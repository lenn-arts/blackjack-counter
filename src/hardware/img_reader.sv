==> flow/design.v <==
module img_reader(
		input logic        clk,
	    input logic 	   reset,
		input logic [31:0]  writedata,  
		input logic 	   write,
		input 		   		chipselect,
		input logic [7:0] 	address,
		input logic  	   read,
		input logic [7:0] VGA_R,
		input logic [7:0] VGA_G,
		input logic [7:0] VGA_B,
		input logic HSYNC,
		input logic VSYNC,
		output logic [31:0] readdata,
		output logic get_img);  
	assign readdata = get_img ? {VGA_R, VGA_G, VGA_B, 8'd0} : counter_to_zeros;
	logic [31:0] counter_to_zeros = 32'd0;
	logic [31:0] counter = 32'd0;
	always_ff @(posedge clk) begin
		if (reset) begin
			get_img <= 1'd0;
		end else if (chipselect && read) begin
			case(address)
				8'b0: begin
					get_img <= 1'd1;
					counter_to_zeros <= 32'd0;
					counter <= counter + 32'd1;
					if (!HSYNC && !VSYNC) begin
						counter_to_zeros <= counter;
						counter <= 32'd0;  
					end
				end
				8'b1: begin
					get_img <= 1'd0;
					counter <= 32'd0;
				end
			endcase
		end else begin 
			get_img <= 1'd0;  
			counter <= 32'd0;
			counter_to_zeros <= 32'd0;
		end
	end
endmodule
Step by step through the tools: img_reader
Tool output for the design above, in the order of the flow.
Line numbers count from 1 in the design file above.
Library cell names are shortened.
{ "design": {"top_module": "img_reader", "clock_port": "clk", "cell_library": "sky130hd", "pvt_corner": "tt_025C_1v80"} }

After elaboration
Source: Yosys, flattened and elaborated, memories not mapped. Widths are those after wreduce. Registers that Yosys merges into a memory's read port (data or address) are not register bits. Print and check cells do not count. Equal cells are merged and count once.
{ "bits": {"reg_bits": 65, "output_inout_bits": 33} }
{ "classes": {"add_sub_neg": 1, "eq_ne": 3, "muxes": 6, "bitwise": 2, "reduce_logical": 9} }
{ "op_table": {"columns": ["cell", "n"], "rows": [
  ["2-to-1 mux 32 bit", 4],
  ["parallel mux 32 bit (select 2 bit)", 1],
  ["adder 32 x 1 -> 32 bit (second input constant)", 1],
  ["== test 8 x 1 -> 1 bit (second input constant)", 1],
  ["logical NOT 8 bit", 1],
  ["AND reduction 2 bit", 2],
  ["inequality test 3 x 1 -> 1 bit (second input constant)", 1],
  ["logical AND 1 bit", 2],
  ["NOT 1 bit", 2],
  ["logical NOT 1 bit", 2],
  ["inequality test 2 x 1 -> 1 bit (second input constant)", 1],
  ["nonzero test 2 bit", 1],
  ["OR reduction 2 bit", 1],
  ["parallel mux 1 bit (select 2 bit)", 1]
]} }

Longest topological paths
Longest topological path by Yosys (ltp), each cell counted once; first at word level (registers and memories cut), then after technology mapping (sequential cells cut; the memories' decode and read muxes count).
{ "logic_depth": {"depth_word": 4, "abc_area": 0, "mapped_depth": 7, "mapped_depth_nobuf": 5} }

Synthesis result
Yosys stat after the flow's synthesis: flattened, memories mapped to cells. It holds for the ABC_AREA given above (unset counts as 0); a run with the other value may have another netlist.
{ "types": {"columns": ["type", "n", "area_total_um2"], "rows": [
  ["edfxtp_1", 64, 1.92E+03],
  ["mux2_2", 24, 270.259],
  ["and2_1", 35, 218.96],
  ["a21oi_1", 20, 100.096],
  ["or3_1", 12, 75.072],
  ["or4_1", 9, 67.565],
  ["nand2_1", 14, 52.55],
  ["o31ai_1", 7, 52.55],
  ["xnor2_1", 6, 52.55],
  ["nor2b_1", 8, 50.048],
  ["clkbuf_1", 13, 48.797],
  ["nand3_1", 9, 45.043],
  ["and4_1", 5, 43.792],
  ["nand4_1", 7, 43.792],
  ["nor2_1", 11, 41.29],
  ["o21ai_1", 8, 40.038],
  ["nor3_1", 7, 35.034],
  ["xor2_1", 4, 35.034]
]} }
Not listed: further types 17, cells in them 24.
{ "mapped": {"cells": 287, "synth_area_um2": 3373.2, "sequential_area_um2": 1941.9, "ffs": 65} }

Timing after synthesis
OpenSTA on the mapped netlist: ideal clock, no wires. The path of least setup slack (recovery checks aside). Input and output delay are each 20% of the period. Register names are those of the netlist, which keeps one name where synthesis merged equal registers.
{ "synth_timing": {"kind": "input port to flip-flop", "from": "in address[5]", "to": "reg counter_to_zeros[0]", "tclk_ns": 5.75, "setup_time_ns": 0.441, "launch_ns": 1.150, "arrival_time_ns": 3.646, "t_required_ns": 5.309, "path_slack_ns": 1.663, "path_delay_ns": 2.937, "stages": 4, "n_path_buf": 0, "synth_period_reached_ns": 4.087} }
"path_delay_ns" is the arrival time less input delay plus setup time.
"stages" counts driving pins, that of a launching flip-flop among them; a cell with two outputs on the path counts twice.
"synth_period_reached_ns" = period - worst setup slack (recovery checks aside). The figure is calculated, with input and output delays left at 20% of the set period.
The rows between start and end are the longest chain of elaborated cells between them; the timing report does not say that the signal goes this way. Where chains are equally long, one stands for them.
A line is the first line of the expression or statement that the cell stems from. Yosys adds cells for indexed reads and writes and turns some case tables into memories.
A register here has more assigning lines than the two given.
Only ways into the end's enable, where the timed path ends, are counted here.
{ "synth_via": {"path_cell_list": "nor4_1 > nand2_1 > or2_2 > a31oi_1", "elab_chain_cells": 3, "cells_between": 3, "cone_lines": 1, "cone_classes": "eq/ne: 1; reduce/logical: 2"} }
{ "synth_rtl": {"columns": ["item", "line_no", "source"], "rows": [
  ["from (decl)", 7, "input logic [7:0] address,"],
  ["logical NOT 8 bit", 23, "case(address)"],
  ["inequality test 2 x 1 -> 1 bit", null, null],
  ["AND reduction 2 bit", null, null],
  ["to (assign)", 26, "counter_to_zeros <= 32'd0;"],
  ["to (assign)", 29, "counter_to_zeros <= counter;"],
  ["to (decl)", 17, "logic [31:0] counter_to_zeros = 32'd0;"]
]} }

Timing after layout
Path of least setup slack in the final report of job 1 (OpenROAD, finished layout, wires in). Where an end is a register, its clock arrival counts in the times.
{ "layout_timing": {"kind": "input port to output port", "from": "in VGA_G[7]", "to": "out readdata[23]", "tclk_ns": 5.89, "launch_ns": 1.18, "arrival_time_ns": 2.34, "t_required_ns": 4.71, "path_slack_ns": 2.37, "stages": 3, "n_path_buf": 2} }
The rows between start and end are the longest chain of elaborated cells between them; the timing report does not say that the signal goes this way. Where chains are equally long, one stands for them.
{ "layout_via": {"path_cell_list": "clkdlybuf4s50_1 > mux2_2 > clkdlybuf4s50_1", "elab_chain_cells": 1, "cells_between": 1, "cone_lines": 1, "cone_classes": "mux: 1"} }
{ "layout_rtl": {"columns": ["item", "line_no", "source"], "rows": [
  ["from (decl)", 10, "input logic [7:0] VGA_G,"],
  ["2-to-1 mux 32 bit", 16, "assign readdata = get_img ? {VGA_R, VGA_G, VGA_B, 8'd0} : counter_to_zeros;"],
  ["to (decl)", 14, "output logic [31:0] readdata,"]
]} }

FLOW RESULTS
============

Measured data: module img_reader, platform sky130hd, 2 stored runs of the flow under differing settings, order arbitrary. Input and output delays are each 20% of the period that was set; the output load is 0.01 pF.
"achieved clock period" means the clock period less the worst setup slack. The figure is calculated, with input and output delays left at 20% of the set period.
"worst setup path time" means the part of the period allowed to the worst setup path (the constraints hold back 20% at inputs and 20% at outputs) less its slack; where the path has registers, the arrival times of their clocks count too.
"power consumption": no workload was simulated; the value follows from the tool's default switching activity.

==> job 1: settings <==
{ "period_ns": 5.89, "CORE_UTILIZATION": 47, "SETUP_SLACK_MARGIN": 1.54, "PLACE_DENSITY_LB_ADDON": 0.04, "CORE_ASPECT_RATIO": 0.59, "CORE_MARGIN": 7, "CELL_PAD_IN_SITES_GLOBAL_PLACEMENT": 0, "TNS_END_PERCENT": 65, "CAP_MARGIN": 40, "MIN_ROUTING_LAYER": "met1", "SLEW_MARGIN": 20 }
==> job 1: results <==
Yosys chip area after synthesis: 3,373.2 um^2
full die area: 9,828.6 um^2
area of the standard cells in the finished layout: 4,489.3 um^2
final utilization: 0.655
lowest setup slack: 2.373 ns
total negative slack on setup checks: 0.000 ns
worst hold slack after layout: 0.522 ns
power consumption: 1,152 uW
achieved clock period: 3.517 ns
worst setup path time: 1.16 ns
critical path type: input port to output port

==> job 2: settings <==
{ "period_ns": 4.06, "CORE_UTILIZATION": 65, "SETUP_SLACK_MARGIN": 0.62, "PLACE_DENSITY": 0.36, "CORE_ASPECT_RATIO": 0.97, "CELL_PAD_IN_SITES_GLOBAL_PLACEMENT": 1, "ABC_AREA": 1, "GPL_TIMING_DRIVEN": 1, "GPL_ROUTABILITY_DRIVEN": 0, "CTS_CLUSTER_DIAMETER": 156, "SLEW_MARGIN": 15, "MIN_ROUTING_LAYER": "met1", "CAP_MARGIN": 20, "CORE_MARGIN": 2 }
==> job 2: results <==
incomplete, placement halted on GPL-0301
